==> flow/design.v <==
module datamemory
  #(
    parameter addresswidth  = 7,
    parameter depth         = 2**addresswidth,
    parameter width         = 8
    )
   (
    input                    clk,
    output reg [width-1:0]   dataOut,
    input [addresswidth-1:0] address,
    input                    writeEnable,
    input [width-1:0]        dataIn
    );
   reg [width-1:0]           memory [depth-1:0];
   always @(posedge clk) begin
      if(writeEnable)
        memory[address] <= dataIn;
      dataOut <= memory[address];
   end
endmodule
### Step by step through the tools: datamemory

What the tools print for datamemory, step after step.
Lines are those of the file above, counted from 1.
Operators carry their Yosys type and port widths (W data, S select, Z words).
Cell names lack the library's common part.
The mark n/a stands for no value.

| design | value |
|---|---|
| top | datamemory |
| clock input | clk |
| library | sky130hd |
| corner | tt_025C_1v80 |

### After elaboration

Yosys after proc, flatten, opt, wreduce and memory -nomap, before mapping. Enables and synchronous resets that opt folds into registers are not counted as muxes. Memory bits, and registers merged into a memory's read port (data or address), are not among the register bits. Print and check cells are not counted. Equal cells are merged and count once.
Memory sizes are those after Yosys's memory passes, which may raise the word count (mostly to a power of two), join words into wider ones and drop unused or constant bits.

| word-level totals | value |
|---|---|
| memories | 1 |
| input port bits | 17 |
| RAM bits | 1024 |
| output and inout port bits | 8 |
| clocked read ports x word width | 8 |
| bits in registers | 0 |

Memory list:

| memory | depth | bits a word | read ports | write ports | RTL line | source |
|---|---|---|---|---|---|---|
| memory | 128 | 8 | 1 | 1 | 14 | `reg [width-1:0]           memory [depth-1:0];` |

| cells by class | value |
|---|---|
| mux-type cells | 3 |

Operator list:

| operator | number |
|---|---|
| $mux W8 | 1 |
| $mux W7 | 1 |
| $mux W1 | 1 |

### Logic depth

Depth = most cells in a row (Yosys ltp): at word level without a register or memory, in the mapped netlist without a sequential cell, where the memories' decode and read muxes count.

| logic depth | value |
|---|---|
| depth after elaboration | 1 |
| ABC_AREA | 0 |
| gate-level depth with buffers | 11 |

### Netlist

Source: synth_stat.txt of the flow (Yosys; design flattened, memories mapped). It holds for the ABC_AREA given above (unset counts as 0); a run with the other value may have another netlist.
Totals and module areas in this step are rounded.

| mapped netlist | value |
|---|---|
| flip-flop cells | 1032 |
| mapped area | 0.0404 mm^2 |
| mapped cells | 2475 |

Cell types:

| cell | number | total area (um^2) |
|---|---|---|
| edfxtp_1 | 1024 | 3.07E+04 |
| a221oi_1 | 220 | 1.93E+03 |
| nor2_1 | 240 | 900.864 |
| mux2_2 | 60 | 675.648 |
| a21oi_1 | 125 | 625.6 |
| mux2i_1 | 61 | 610.586 |
| a22oi_1 | 73 | 548.026 |
| buf_2 | 80 | 400.384 |
| o21ai_0 | 80 | 400.384 |
| nand2_1 | 102 | 382.867 |
| a22o_1 | 41 | 359.094 |
| clkbuf_1 | 72 | 270.259 |
| buf_6 | 23 | 258.998 |
| mux4_2 | 11 | 247.738 |
| a221o_1 | 20 | 200.192 |
| dfxtp_1 | 8 | 160.154 |
| o22ai_1 | 24 | 150.144 |
| o221ai_1 | 17 | 148.893 |

Other cell types: 48; their cells: 194.

### Path before layout

Source: OpenSTA report_checks on the synthesized netlist (no wires, ideal clock, input and output delay 20% of the period each), path of least setup slack; recovery checks are left aside. Register names are those of the netlist, which keeps one name where synthesis merged equal registers.

| path post-synthesis | value |
|---|---|
| kind | input to register |
| start point | in address[2] |
| end point | mem memory[72][0] |
| path buffers | 7 |
| required time | 5.345 ns |
| external input delay | 1.148 ns |
| clock period | 5.74 ns |
| delay of the path | 2.293 ns |
| library setup time | 0.395 ns |
| stages on the path | 8 |
| data arrival time | 3.046 ns |
| path slack | 2.299 ns |
| period reached after synthesis | 3.441 ns |

"delay of the path" = arrival - input delay + setup time.
"stages on the path" counts driving pins, that of a launching flip-flop among them; a cell with two outputs on the path counts twice.
"period reached after synthesis" is the clock period less the worst setup slack; recovery checks do not enter. This is arithmetic on one report: input and output delays are still those of the set period (20% each).
The rows between start and end are the longest chain of elaborated cells between them; the timing report does not say that the signal goes this way. Where chains are equally long, one stands for them.
Each line given opens the expression or statement behind the cell; cells for indexed reads and writes are added by Yosys, which also makes memories of some case tables.

| between the ends, post-synthesis | value |
|---|---|
| cell sequence | buf_6 > buf_6 > buf_6 > buf_6 > buf_2 > buf_2 > buf_2 > nor4_1 |
| length of the longest elaborated chain | 1 |
| elaborated cells between the ends (all ways) | 1 |
| RTL lines with such cells | 1 |
| those cells by class | mux (1) |

Ends and longest elaborated chain, post-synthesis:

| item | RTL line | source |
|---|---|---|
| start: declaration | 10 | `input [addresswidth-1:0] address,` |
| $mux W7 | 16 | `if(writeEnable)` |
| end: declaration | 14 | `reg [width-1:0]           memory [depth-1:0];` |

### Path in the finished layout

Path of least setup slack in the final report of run 1 (OpenROAD, finished layout, wires in). Where an end is a register, its clock arrival counts in the times.

| path post-layout | value |
|---|---|
| kind | register to register |
| start point | mem memory[5][0] |
| end point | reg dataOut[0] |
| stages on the path | 9 |
| path buffers | 2 |
| required time | 3.12 ns |
| data arrival time | 3.11 ns |
| library setup time | 0.12 ns |
| clock period | 2.49 ns |
| path slack | 0.01 ns |

| between the ends, post-layout | value |
|---|---|
| cell sequence | edfxtp_1 > mux2_2 > a221o_1 > a221oi_1 > buf_4 > nor4_1 > a31oi_1 > buf_4 > nand4_1 |

Ends and longest elaborated chain, post-layout:

| item | RTL line | source |
|---|---|---|
| start: declaration | 14 | `reg [width-1:0]           memory [depth-1:0];` |
| end: declaration | 9 | `output reg [width-1:0]   dataOut,` |

No chain of elaborated cells between the ends is given.

Wiki page: datamemory / flow data

2 stored runs of datamemory in the flow (synthesis by Yosys, layout by OpenROAD, sky130hd cells), in arbitrary order. Constraints: input delay and output delay 20% of the set period each, output load 0.01 pF.
"period achieved": clock period set for the run, less the worst setup slack. It is reckoned from that one timing run; input and output delays stay at 20% of the period that was set.
"critical path time" = time allowed to the worst setup path (clock period - input delay - output delay, where it has them) - its slack; a late launch clock adds to it, a late capture clock takes from it.
"overall power": no workload was simulated; the value follows from the tool's default switching activity.
Values from the reports are rounded here.

#### Run 1

| setting | value |
|---|---|
| period_ns | `2.49` |
| CORE_UTILIZATION | `20` |
| SETUP_SLACK_MARGIN | `-0.03` |
| PLACE_DENSITY_LB_ADDON | `0.14` |
| CORE_MARGIN | `4` |
| CTS_CLUSTER_SIZE | `52` |
| CAP_MARGIN | `20` |
| SLEW_MARGIN | `20` |

| result | value |
|---|---|
| utilization after layout | 0.263 |
| worst hold slack | 0.133 ns |
| setup slack of the worst path | 0.009 ns |
| critical path time | 2.48 ns |
| worst setup path kind | register to register |
| period achieved | 2.481 ns |
| chip area in the Yosys report | 0.0404 mm^2 |
| standard-cell area after layout | 0.0528 mm^2 |
| die outline area | 0.209 mm^2 |
| sum of negative setup slack | 0.000 ns |
| overall power | 39.6 mW |

#### Run 2

| setting | value |
|---|---|
| period_ns | `5.26` |
| CORE_UTILIZATION | `62` |
| PLACE_DENSITY_LB_ADDON | `0.13` |
| TNS_END_PERCENT | `90` |
| GPL_ROUTABILITY_DRIVEN | `1` |
| CTS_CLUSTER_DIAMETER | `348` |
| CAP_MARGIN | `15` |
| MIN_ROUTING_LAYER | `met1` |
| MAX_ROUTING_LAYER | `met4` |
| CORE_MARGIN | `2` |
| SLEW_MARGIN | `20` |

| result | value |
|---|---|
| utilization after layout | 0.697 |
| worst hold slack | 0.728 ns |
| setup slack of the worst path | 1.24 ns |
| critical path time | 2.97 ns |
| worst setup path kind | input to register |
| period achieved | 4.021 ns |
| chip area in the Yosys report | 0.0404 mm^2 |
| standard-cell area after layout | 0.0449 mm^2 |
| die outline area | 0.0673 mm^2 |
| sum of negative setup slack | 0.000 ns |
| overall power | 17.4 mW |
